==> flow/design.v <==
module dbscan_distance_unit (
    input  [7:0] x1, y1, z1,
    input  [7:0] x2, y2, z2,
    output [17:0] dist2
);
    wire [8:0] dx = (x1 > x2) ? (x1 - x2) : (x2 - x1);
    wire [8:0] dy = (y1 > y2) ? (y1 - y2) : (y2 - y1);
    wire [8:0] dz = (z1 > z2) ? (z1 - z2) : (z2 - z1);
    assign dist2 = dx*dx + dy*dy + dz*dz;
endmodule
module dbscan_fsm #(
    parameter MAX_N = 64,
    parameter EPS2 = 300,
    parameter MINPTS = 2,
    parameter ITER = 6
)(
    input clk,
    input rst,
    input start,
    input [7:0] num_points,
    input [17:0] dist2,
    input [3:0]  li,
    input        core_i,
    output reg [$clog2(MAX_N)-1:0] i,
    output reg [$clog2(MAX_N)-1:0] j,
    output reg we_label,
    output reg we_core,
    output reg [$clog2(MAX_N)-1:0] waddr,
    output reg [3:0] wlabel,
    output reg       wcore,
    output reg done
);
    reg [7:0] iter;
    reg [3:0] neighbor_count;
    reg [3:0] current_label;
    always @(posedge clk or posedge rst) begin
        if (rst) begin
            i <= 0; j <= 0;
            iter <= 0;
            neighbor_count <= 0;
            current_label <= 1;
            done <= 0;
            we_label <= 0;
            we_core <= 0;
        end
        else if (start && !done) begin
            we_label <= 0;
            we_core  <= 0;
            if (j == 0)
                neighbor_count <= 0;
            if (dist2 < EPS2 && i != j)
                neighbor_count <= neighbor_count + 1;
            if (j == num_points-1) begin
                if (neighbor_count >= MINPTS) begin
                    we_core <= 1;
                    waddr <= i;
                    wcore <= 1;
                    if (li == 0) begin
                        we_label <= 1;
                        wlabel <= current_label;
                        current_label <= current_label + 1;
                    end
                end
                j <= 0;
                i <= i + 1;
            end else begin
                j <= j + 1;
            end
            if (core_i && dist2 < EPS2 && li != 0) begin
                we_label <= 1;
                waddr <= j;
                wlabel <= li;
            end
            if (i == num_points-1 && j == num_points-1)
                iter <= iter + 1;
            if (iter >= ITER)
                done <= 1;
        end
    end
endmodule
module dbscan_point_memory #(
    parameter MAX_N = 64
)(
    input clk,
    input [$clog2(MAX_N)-1:0] raddr_i,
    input [$clog2(MAX_N)-1:0] raddr_j,
    output [7:0] xi, yi, zi,
    output [7:0] xj, yj, zj,
    output [3:0] li,
    output       core_i,
    input        we_label,
    input        we_core,
    input [$clog2(MAX_N)-1:0] waddr,
    input [3:0]  wlabel,
    input        wcore,
    input        we_point,
    input [$clog2(MAX_N)-1:0] waddr_point,
    input [7:0]  wx, wy, wz
);
    reg [7:0] x_mem [0:MAX_N-1];
    reg [7:0] y_mem [0:MAX_N-1];
    reg [7:0] z_mem [0:MAX_N-1];
    reg [3:0] label_mem [0:MAX_N-1];
    reg       core_mem  [0:MAX_N-1];
    integer k;
    initial begin
        for (k = 0; k < MAX_N; k = k + 1) begin
            label_mem[k] = 0;
            core_mem[k]  = 0;
        end
    end
    assign xi = x_mem[raddr_i];
    assign yi = y_mem[raddr_i];
    assign zi = z_mem[raddr_i];
    assign li = label_mem[raddr_i];
    assign core_i = core_mem[raddr_i];
    assign xj = x_mem[raddr_j];
    assign yj = y_mem[raddr_j];
    assign zj = z_mem[raddr_j];
    always @(posedge clk) begin
        if (we_point) begin
            x_mem[waddr_point] <= wx;
            y_mem[waddr_point] <= wy;
            z_mem[waddr_point] <= wz;
        end
        if (we_label)
            label_mem[waddr] <= wlabel;
        if (we_core)
            core_mem[waddr] <= wcore;
    end
endmodule
module dbscan_top #(
    parameter MAX_N = 64
)(
    input clk,
    input rst,
    input [7:0] x, y, z,
    input valid,
    input last,
    output done
);
    reg start;
    reg [7:0] num_points;
    reg [$clog2(MAX_N)-1:0] wr_ptr;
    wire [$clog2(MAX_N)-1:0] i, j;
    wire [7:0] xi, yi, zi, xj, yj, zj;
    wire [3:0] li;
    wire core_i;
    wire [17:0] dist2;
    wire we_label, we_core;
    wire [$clog2(MAX_N)-1:0] waddr;
    wire [3:0] wlabel;
    wire wcore;
    always @(posedge clk or posedge rst) begin
        if (rst) begin
            wr_ptr <= 0;
            num_points <= 0;
            start <= 0;
        end else begin
            if (valid) begin
                wr_ptr <= wr_ptr + 1;
                num_points <= num_points + 1;
            end
            if (last)
                start <= 1;
        end
    end
    dbscan_point_memory #(MAX_N) PM (
        clk,
        i, j,
        xi, yi, zi,
        xj, yj, zj,
        li,
        core_i,
        we_label,
        we_core,
        waddr,
        wlabel,
        wcore,
        valid,
        wr_ptr,
        x, y, z
    );
    dbscan_distance_unit DU (
        xi, yi, zi,
        xj, yj, zj,
        dist2
    );
    dbscan_fsm #(MAX_N) FSM (
        clk, rst,
        start,
        num_points,
        dist2,
        li,
        core_i,
        i, j,
        we_label,
        we_core,
        waddr,
        wlabel,
        wcore,
        done
    );
endmodule
# Reports on dbscan_top
# Tool output for the design above, in the order of the flow.
# Line numbers count from 1 in the design file above.
# Operators carry their Yosys type and port widths (W data, S select, Z words).
# Library cell names are shortened.
# A cell with - has no value.
# inputs
design,dbscan_top
clock_port,clk
cell_library,sky130hd
lib_corner,tt_025C_1v80

# Elaborated design
# Yosys after proc, flatten, opt, wreduce and memory -nomap, before mapping. Enables and synchronous resets that opt folds into registers are not counted as muxes. Memory bits, and registers merged into a memory's read port (data or address), are not among the register bits. Print and check cells are not counted. Equal cells are merged and count once.
# classes
n_addsub,5
n_cmp,1
n_eq,2
n_mux,1
reduce_and_logical,6
# ops
operator,count
$eq A6 B32 Y1,2
$add A8 B1 Y8 const B,2
$add A6 B1 Y6 const B,2
$sub A8 B1 Y9 const B,1
$ge A8 B3 Y1 const B,1
$reduce_and A2 Y1,3
$mux W6,1
$logic_and A1 B1 Y1,2
$logic_not A1 Y1,1
# word_totals
reg_bits,30
inputBits,28
output_inout_bits,1
wordCells,21

# Longest topological paths
# Depth = most cells in a row (Yosys ltp): at word level without a register or memory, in the mapped netlist without a sequential cell, where the memories' decode and read muxes count.
# depth
ltp_word,4
ABC_AREA,0
ltp_mapped,11
mapped_depth_nobuf,8

# Synthesis result
# Source: synth_stat.txt of the flow (Yosys; design flattened, memories mapped). It holds for the ABC_AREA given above (unset counts as 0); a run with the other value may have another netlist.
# The area totals of this step are shown rounded.
# synth_totals
cell_count,175
area_um2,1800
seq_area_um2,751
ffs,30
buffers,10
# by_type
type,count,area_total_um2
dfrtp_1,30,750.72
xnor2_1,21,183.926
xor2_1,10,87.584
ha_1,6,75.072
nand4_1,11,68.816
nand2_1,12,45.043
nand3_1,9,45.043
nor2_1,11,41.29
nor3_1,7,35.034
o21ai_0,7,35.034
buf_6,3,33.782
xnor3_4,1,26.275
and3_1,4,25.024
nor4b_4,1,23.773
xnor3_1,1,22.522
nor4_4,1,21.27
inv_1,5,18.768
nor2b_1,3,18.768
# Not listed: further types 24, cells in them 32.
# By module: a second synthesis without flattening, with its own total; a netlist apart from the flattened one above.
# hier_totals
cells_unflattened,5716
area_unflattened_um2,96200
# Each row is one instance without its submodules.
# modules
mod,instances,cells,mod_area_um2,mod_seq_area_um2
dbscan_point_memory (MAX_N=64),1,4422,84500,55700
dbscan_distance_unit,1,1011,8640,0.0
dbscan_fsm (MAX_N=64),1,235,2420,1080
dbscan_top,1,48,632,375

# Worst setup path after synthesis
# OpenSTA on the mapped netlist: ideal clock, no wires. The path of least setup slack (recovery checks aside). Input and output delay are each 20% of the period. Register names are those of the netlist, which keeps one name where synthesis merged equal registers.
# synth_path
path_kind,register to register
startpoint,register num_points[0]
endpoint,register FSM.iter[3]
tclk_ns,3.46
setup_time_ns,0.123
t_first_pin_ns,0.000
arrival_time_ns,2.313
t_required_ns,3.337
slack_ns,1.024
path_delay_ns,2.436
driving_pins,12
path_buffers,3
synth_period_reached_ns,2.436
# "path_delay_ns" is the arrival time less input delay plus setup time.
# "driving_pins": output pins that drive a net of the path, with the launching flip-flop's if there is one; two outputs of one cell count as two.
# "synth_period_reached_ns" = period - worst setup slack (recovery checks aside). The figure is calculated, with input and output delays left at 20% of the set period.
# The rows between start and end are the longest chain of elaborated cells between them; the timing report does not say that the signal goes this way. Where chains are equally long, one stands for them.
# Each line given opens the expression or statement behind the cell; cells for indexed reads and writes are added by Yosys, which also makes memories of some case tables.
# synth_via
cell_sequence,dfrtp_1 -> buf_6 -> inv_1 -> ha_1 -> buf_2 -> nor3b_1 -> a311oi_1 -> nand4b_2 -> nor4_4 -> buf_6 -> nand4_1 -> xnor2_1
elab_chain_cells,4
cone_cells,5
classes_between,add/sub (1); eq/ne (2); reduce/logical (2)
# synth_lines
item,line,text
"start, declared",143,reg [7:0] num_points;
"start, assigned",157,num_points <= 0;
"start, assigned",162,num_points <= num_points + 1;
$sub A8 B1 Y9,74,if (i == num_points-1 && j == num_points-1)
$eq A6 B32 Y1,74,
$logic_and A1 B1 Y1,74,
$reduce_and A2 Y1,-,
"end, assigned",39,iter <= 0;
"end, assigned",75,iter <= iter + 1;
"end, declared",33,reg [7:0] iter;

# Worst path after layout
# From the final timing report of flow run A: the path of least setup slack in the routed layout; clock arrival at registers is part of the times.
# layout_path
path_kind,register to register
startpoint,register num_points[1]
endpoint,register FSM.i[1]
tclk_ns,2.57
setup_time_ns,0.11
t_first_pin_ns,0.28
arrival_time_ns,2.62
t_required_ns,2.74
slack_ns,0.12
driving_pins,8
path_buffers,2
# The rows between start and end are the longest chain of elaborated cells between them; the timing report does not say that the signal goes this way. Where chains are equally long, one stands for them.
# layout_via
cell_sequence,dfrtp_1 -> buf_4 -> or4b_1 -> o22ai_1 -> a22oi_1 -> nor4_4 -> buf_6 -> mux2_2
elab_chain_cells,3
cone_cells,3
classes_between,add/sub (1); eq/ne (1); reduce/logical (1)
# layout_lines
item,line,text
"start, declared",143,reg [7:0] num_points;
"start, assigned",157,num_points <= 0;
"start, assigned",162,num_points <= num_points + 1;
$sub A8 B1 Y9,53,if (j == num_points-1) begin
$eq A6 B32 Y1,53,
$reduce_and A2 Y1,-,
"end, assigned",38,i <= 0; j <= 0;
"end, assigned",65,i <= i + 1;
"end, declared",24,"output reg [$clog2(MAX_N)-1:0] i,"

# Flow measurements of dbscan_top on sky130hd: 2 stored runs with different settings, listed in no order. Input and output delays are each 20% of the period that was set; the output load is 0.01 pF.
# "achieved_period_ns" means the clock period less the worst setup slack. The figure is calculated, with input and output delays left at 20% of the set period.
# By "worst_setup_path_time_ns" is meant the share of the clock period that the worst setup path is allowed (20% is reserved at inputs, 20% at outputs), minus its slack. Clock arrival times at its registers enter into it.
# "fin_power_uw": no workload was simulated; the value follows from the tool's default switching activity.
# Results are given in rounded form.
# A setting shown as n/a is not set for that run.
run name,period_ns,CORE_UTILIZATION,CAP_MARGIN,CORE_MARGIN,SLEW_MARGIN,PLACE_DENSITY_LB_ADDON,CORE_ASPECT_RATIO,CELL_PAD_IN_SITES_DETAIL_PLACEMENT,GPL_TIMING_DRIVEN,GPL_ROUTABILITY_DRIVEN,CTS_CLUSTER_SIZE,synth_chip_area_um2,total_die_area_um2,layout_stdcell_area_um2,worst_setup_slack_ns,fin_tns_ns,fin_power_uw,achieved_period_ns,worst_setup_path_time_ns,path_kind
flow run A,2.57,38,20,2,20,n/a,n/a,n/a,n/a,n/a,n/a,1800,5310,2040,0.120,0.000,2270,2.450,2.45,register to register
flow run B,3.46,28,20,2,20,0.1,1.36,1,0,0,22,1800,7100,2010,0.629,0.000,1660,2.831,2.83,register to register
