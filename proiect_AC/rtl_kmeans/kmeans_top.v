==> flow/design.v <==
module kmeans_distance_unit (
    input  [7:0] x1, y1, z1,
    input  [7:0] x2, y2, z2,
    output [17:0] dist2
);
    wire [8:0] dx = (x1 > x2) ? (x1 - x2) : (x2 - x1);
    wire [8:0] dy = (y1 > y2) ? (y1 - y2) : (y2 - y1);
    wire [8:0] dz = (z1 > z2) ? (z1 - z2) : (z2 - z1);
    assign dist2 = dx*dx + dy*dy + dz*dz;
endmodule
module kmeans_fsm #(
    parameter N = 20,
    parameter ITER = 10
)(
    input clk,
    input rst,
    input [17:0] d0, d1, d2,
    input [7:0]  x, y, z,
    input [1:0]  mem_label,
    output reg [4:0] idx,
    output reg        we,
    output reg [4:0]  waddr,
    output reg [1:0]  wlabel,
    output reg [15:0] sumx0, sumx1, sumx2,
    output reg [15:0] sumy0, sumy1, sumy2,
    output reg [15:0] sumz0, sumz1, sumz2,
    output reg [4:0]  cnt0,  cnt1,  cnt2,
    output reg update_centroids,
    output reg done
);
    localparam ASSIGN = 2'd0,
               ACCUM  = 2'd1,
               UPDATE = 2'd2;
    reg [1:0] phase;
    reg [4:0] i;
    reg [3:0] iter;
    always @(posedge clk or posedge rst) begin
        if (rst) begin
            phase <= ASSIGN;
            i <= 0;
            iter <= 0;
            done <= 0;
            we <= 0;
            update_centroids <= 0;
            sumx0 <= 0; sumx1 <= 0; sumx2 <= 0;
            sumy0 <= 0; sumy1 <= 0; sumy2 <= 0;
            sumz0 <= 0; sumz1 <= 0; sumz2 <= 0;
            cnt0  <= 0; cnt1  <= 0; cnt2  <= 0;
        end else if (!done) begin
            we <= 0;
            update_centroids <= 0;
            case (phase)
            ASSIGN: begin
                idx   <= i;
                we    <= 1;
                waddr <= i;
                if (d0 <= d1 && d0 <= d2) wlabel <= 2'd0;
                else if (d1 <= d2)        wlabel <= 2'd1;
                else                      wlabel <= 2'd2;
                if (i == N-1) begin
                    i <= 0;
                    phase <= ACCUM;
                end else
                    i <= i + 1;
            end
            ACCUM: begin
                idx <= i;
                case (mem_label)
                    2'd0: begin
                        sumx0 <= sumx0 + x;
                        sumy0 <= sumy0 + y;
                        sumz0 <= sumz0 + z;
                        cnt0  <= cnt0 + 1;
                    end
                    2'd1: begin
                        sumx1 <= sumx1 + x;
                        sumy1 <= sumy1 + y;
                        sumz1 <= sumz1 + z;
                        cnt1  <= cnt1 + 1;
                    end
                    2'd2: begin
                        sumx2 <= sumx2 + x;
                        sumy2 <= sumy2 + y;
                        sumz2 <= sumz2 + z;
                        cnt2  <= cnt2 + 1;
                    end
                endcase
                if (i == N-1) begin
                    i <= 0;
                    phase <= UPDATE;
                end else
                    i <= i + 1;
            end
            UPDATE: begin
                update_centroids <= 1;
                sumx0 <= 0; sumx1 <= 0; sumx2 <= 0;
                sumy0 <= 0; sumy1 <= 0; sumy2 <= 0;
                sumz0 <= 0; sumz1 <= 0; sumz2 <= 0;
                cnt0  <= 0; cnt1  <= 0; cnt2  <= 0;
                if (iter == ITER-1) begin
                    done <= 1;
                end else begin
                    iter <= iter + 1;
                    phase <= ASSIGN;
                end
            end
            endcase
        end
    end
endmodule
module kmeans_point_memory #(
    parameter N = 11
)(
    input clk,
    input  [4:0] raddr,
    output [7:0] x, y, z,
    output [1:0] label,
    input        we,
    input  [4:0] waddr,
    input  [1:0] wlabel
);
    reg [7:0] x_mem [0:N-1];
    reg [7:0] y_mem [0:N-1];
    reg [7:0] z_mem [0:N-1];
    reg [1:0] label_mem [0:N-1];
    integer i;
    initial begin
        for (i = 0; i < N; i = i + 1)
            label_mem[i] = 0;
    end
    assign x = x_mem[raddr];
    assign y = y_mem[raddr];
    assign z = z_mem[raddr];
    assign label = label_mem[raddr];
    always @(posedge clk)
        if (we)
            label_mem[waddr] <= wlabel;
endmodule
module kmeans_top #(
    parameter N    = 11,
    parameter ITER = 10
)(
    input clk,
    input rst,
    output done
);
    wire [4:0] idx;
    wire [7:0] x, y, z;
    wire [1:0] mem_label;
    wire        we;
    wire [4:0]  waddr;
    wire [1:0]  wlabel;
    reg [7:0] cx0, cy0, cz0;
    reg [7:0] cx1, cy1, cz1;
    reg [7:0] cx2, cy2, cz2;
    wire [17:0] d0, d1, d2;
    wire [15:0] sumx0, sumx1, sumx2;
    wire [15:0] sumy0, sumy1, sumy2;
    wire [15:0] sumz0, sumz1, sumz2;
    wire [4:0]  cnt0,  cnt1,  cnt2;
    wire update_centroids;
    initial begin
        cx0 = 12; cy0 = 50; cz0 = 10;
        cx1 = 50; cy1 = 50; cz1 = 51;
        cx2 = 90; cy2 = 21; cz2 = 71;
    end
    kmeans_point_memory #(N) PM (
        .clk(clk),
        .raddr(idx),
        .x(x), .y(y), .z(z),
        .label(mem_label),
        .we(we),
        .waddr(waddr),
        .wlabel(wlabel)
    );
    kmeans_distance_unit DU0(x,y,z, cx0,cy0,cz0, d0);
    kmeans_distance_unit DU1(x,y,z, cx1,cy1,cz1, d1);
    kmeans_distance_unit DU2(x,y,z, cx2,cy2,cz2, d2);
    kmeans_fsm #(N,ITER) FSM (
        clk, rst,
        d0,d1,d2,
        x,y,z,
        mem_label,
        idx,
        we, waddr, wlabel,
        sumx0,sumx1,sumx2,
        sumy0,sumy1,sumy2,
        sumz0,sumz1,sumz2,
        cnt0,cnt1,cnt2,
        update_centroids,
        done
    );
    always @(posedge clk) begin
        if (update_centroids) begin
            if (cnt0 != 0) begin
                cx0 <= sumx0 / cnt0;
                cy0 <= sumy0 / cnt0;
                cz0 <= sumz0 / cnt0;
            end
            if (cnt1 != 0) begin
                cx1 <= sumx1 / cnt1;
                cy1 <= sumy1 / cnt1;
                cz1 <= sumz1 / cnt1;
            end
            if (cnt2 != 0) begin
                cx2 <= sumx2 / cnt2;
                cy2 <= sumy2 / cnt2;
                cz2 <= sumz2 / cnt2;
            end
        end
    end
endmodule
==> From RTL to reports: kmeans_top <==
The steps from the RTL of kmeans_top to its reports follow in flow order.
Line numbers count from 1 in the design file above.
Operators carry their Yosys type and port widths (W data, S select, Z words).
Library cell names are shortened.
{ "design": {"design": "kmeans_top", "clock": "clk", "cell_library": "sky130hd", "pvt_corner": "tt_025C_1v80"} }

==> Word level <==
Counts by Yosys on the flattened word-level netlist (proc, flatten, opt, wreduce; memories kept). Register bits leave out memories and registers merged into their read ports (data or address). Print and check cells are left out.
{ "bits": {"output_inout_bits": 1, "latchBits": 0, "wordCells": 31, "register_bits": 12, "n_memories": 0, "inputBits": 2, "clocked_rd_ports_x_width": 0, "rom_bits": 0, "mem_bits_rw": 0} }
{ "classes": {"addsub": 2, "equal": 7, "div": 0, "n_reduce_logical": 7, "cmp": 0, "shift": 0, "bitwise": 2, "multipliers": 0, "mux": 9} }
{ "ops": {"columns": ["op", "count"], "rows": [
  ["$mux W5", 2],
  ["$pmux W2 S3", 1],
  ["$mux W2", 3],
  ["$add A5 B1 Y5 const B", 1],
  ["$eq A5 B4 Y1 const B", 1],
  ["$reduce_and A5 Y1", 1],
  ["$ne A2 B1 Y1 const B", 2],
  ["$add A4 B1 Y4 const B", 1],
  ["$eq A4 B4 Y1 const B", 1],
  ["$reduce_and A3 Y1", 1],
  ["$reduce_bool A3 Y1", 1],
  ["$mux W1", 3],
  ["$not A1 Y1", 2],
  ["$eq A2 B1 Y1 const B", 1],
  ["$eq A2 B2 Y1 const B", 1],
  ["$ne A2 B2 Y1 const B", 1],
  ["$logic_not A2 Y1", 1],
  ["$reduce_and A2 Y1", 1],
  ["$reduce_bool A2 Y1", 1],
  ["$reduce_or A2 Y1", 1]
]} }

==> Logic depth <==
Yosys ltp: most cells in a row. Word level: on the elaborated netlist, between registers, memories and ports. Mapped: between sequential cells and ports; inverters and the memories' decode and read muxes count.
{ "depth": {"depth_word": 4, "ABC_AREA": 1, "ltp_mapped": 7, "ltp_nobuf": 7} }

==> After synthesis <==
Yosys stat after the flow's synthesis: flattened, memories mapped to cells. It holds for the ABC_AREA given above (unset counts as 0); a run with the other value may have another netlist.
Totals and module areas in this step are rounded.
{ "synth_totals": {"flip_flops": 13, "seq_area_mm2": 0.000327, "buf_cells": 0, "yosys_area_mm2": 0.000698, "stdcells": 80} }
{ "by_type": {"columns": ["cell_type", "count"], "rows": [
  ["dfrtp_1", 12],
  ["nand2_1", 22],
  ["ha_1", 4],
  ["inv_1", 9],
  ["nand3_1", 6],
  ["dfstp_2", 1],
  ["o21ai_2", 3],
  ["nand4_1", 3],
  ["a21oi_2", 2],
  ["nand3_4", 1],
  ["nor2_1", 4],
  ["o21ai_1", 3],
  ["nand3_2", 1],
  ["xnor2_1", 1],
  ["xor2_1", 1],
  ["inv_2", 2],
  ["o21a_1", 1],
  ["nand2_2", 1]
]} }
Other cell types: 3; their cells: 3.

==> Path before layout <==
OpenSTA on the mapped netlist: ideal clock, no wires. The path of least setup slack (recovery checks aside). Input and output delay are each 20% of the period. Register names are those of the netlist, which keeps one name where synthesis merged equal registers.
{ "synth_timing": {"path_type": "reg2reg", "start": "reg FSM.iter[1]", "end": "reg FSM.iter[0]", "clock_period_ns": 1.44, "arrival_time_ns": 0.946, "path_delay_ns": 1.062, "path_slack_ns": 0.378, "driving_pins": 8, "required_time_ns": 1.324, "setup_time_ns": 0.116, "synth_period_reached_ns": 1.062} }
"path_delay_ns" = arrival - input delay + setup time.
"driving_pins" counts driving pins, that of a launching flip-flop among them; a cell with two outputs on the path counts twice.
"synth_period_reached_ns" = period - worst setup slack (recovery checks aside). The figure is calculated, with input and output delays left at 20% of the set period.
Between the ends stands the longest chain of elaborated cells between them, by number of cells; it is not shown to be the way that was timed. Of several equally long chains one is given.
A line is the first line of the expression or statement that the cell stems from. Yosys adds cells for indexed reads and writes and turns some case tables into memories.
{ "synth_between": {"path_cell_list": "dfrtp_1 > inv_1 > ha_1 > nand3_2 > nand3_4 > clkinv_2 > nand2_1 > nand2_1", "elab_chain_len": 3, "cells_between": 3, "cone_lines": 1, "cone_classes": "1 x eq/ne; 1 x logic; 1 x reduce/logical"} }
{ "synth_rtl": {"columns": ["item", "line", "source"], "rows": [
  ["start: declaration", 36, "reg [3:0] iter;"],
  ["start: assignment", 41, "iter <= 0;"],
  ["start: assignment", 103, "iter <= iter + 1;"],
  ["$eq A4 B4 Y1", 100, "if (iter == ITER-1) begin"],
  ["$not A1 Y1", null, null],
  ["$reduce_and A3 Y1", null, null],
  ["end: assignment", 41, null],
  ["end: assignment", 103, null],
  ["end: declaration", 36, null]
]} }

# Flow runs of kmeans_top

2 stored runs of kmeans_top in the flow (synthesis by Yosys, layout by OpenROAD, sky130hd cells), in arbitrary order. Constraints: input delay and output delay 20% of the set period each, output load 0.01 pF.
[
  {
    "run": "entry A",
    "settings": { "period_ns": 1.67, "CORE_UTILIZATION": 51, "PLACE_DENSITY": 0.72, "CORE_ASPECT_RATIO": 0.76, "CELL_PAD_IN_SITES_GLOBAL_PLACEMENT": 2, "TNS_END_PERCENT": 30, "ABC_AREA": 1, "GPL_ROUTABILITY_DRIVEN": 0, "CTS_CLUSTER_SIZE": 83, "SLEW_MARGIN": 25, "CAP_MARGIN": 20, "CORE_MARGIN": 2 },
    "outcome": "not finished: placement ended with error GPL-0301"
  },
  {
    "run": "entry B",
    "settings": { "period_ns": 1.48, "CORE_UTILIZATION": 61, "PLACE_DENSITY_LB_ADDON": 0.16, "CORE_MARGIN": 5, "CELL_PAD_IN_SITES_DETAIL_PLACEMENT": 1, "TNS_END_PERCENT": 5, "ABC_AREA": 0, "GPL_TIMING_DRIVEN": 0, "GPL_ROUTABILITY_DRIVEN": 0, "SLEW_MARGIN": 15, "MIN_ROUTING_LAYER": "met1", "CAP_MARGIN": 20 },
    "outcome": "not finished: routing ended with error DPL-0033"
  }
]
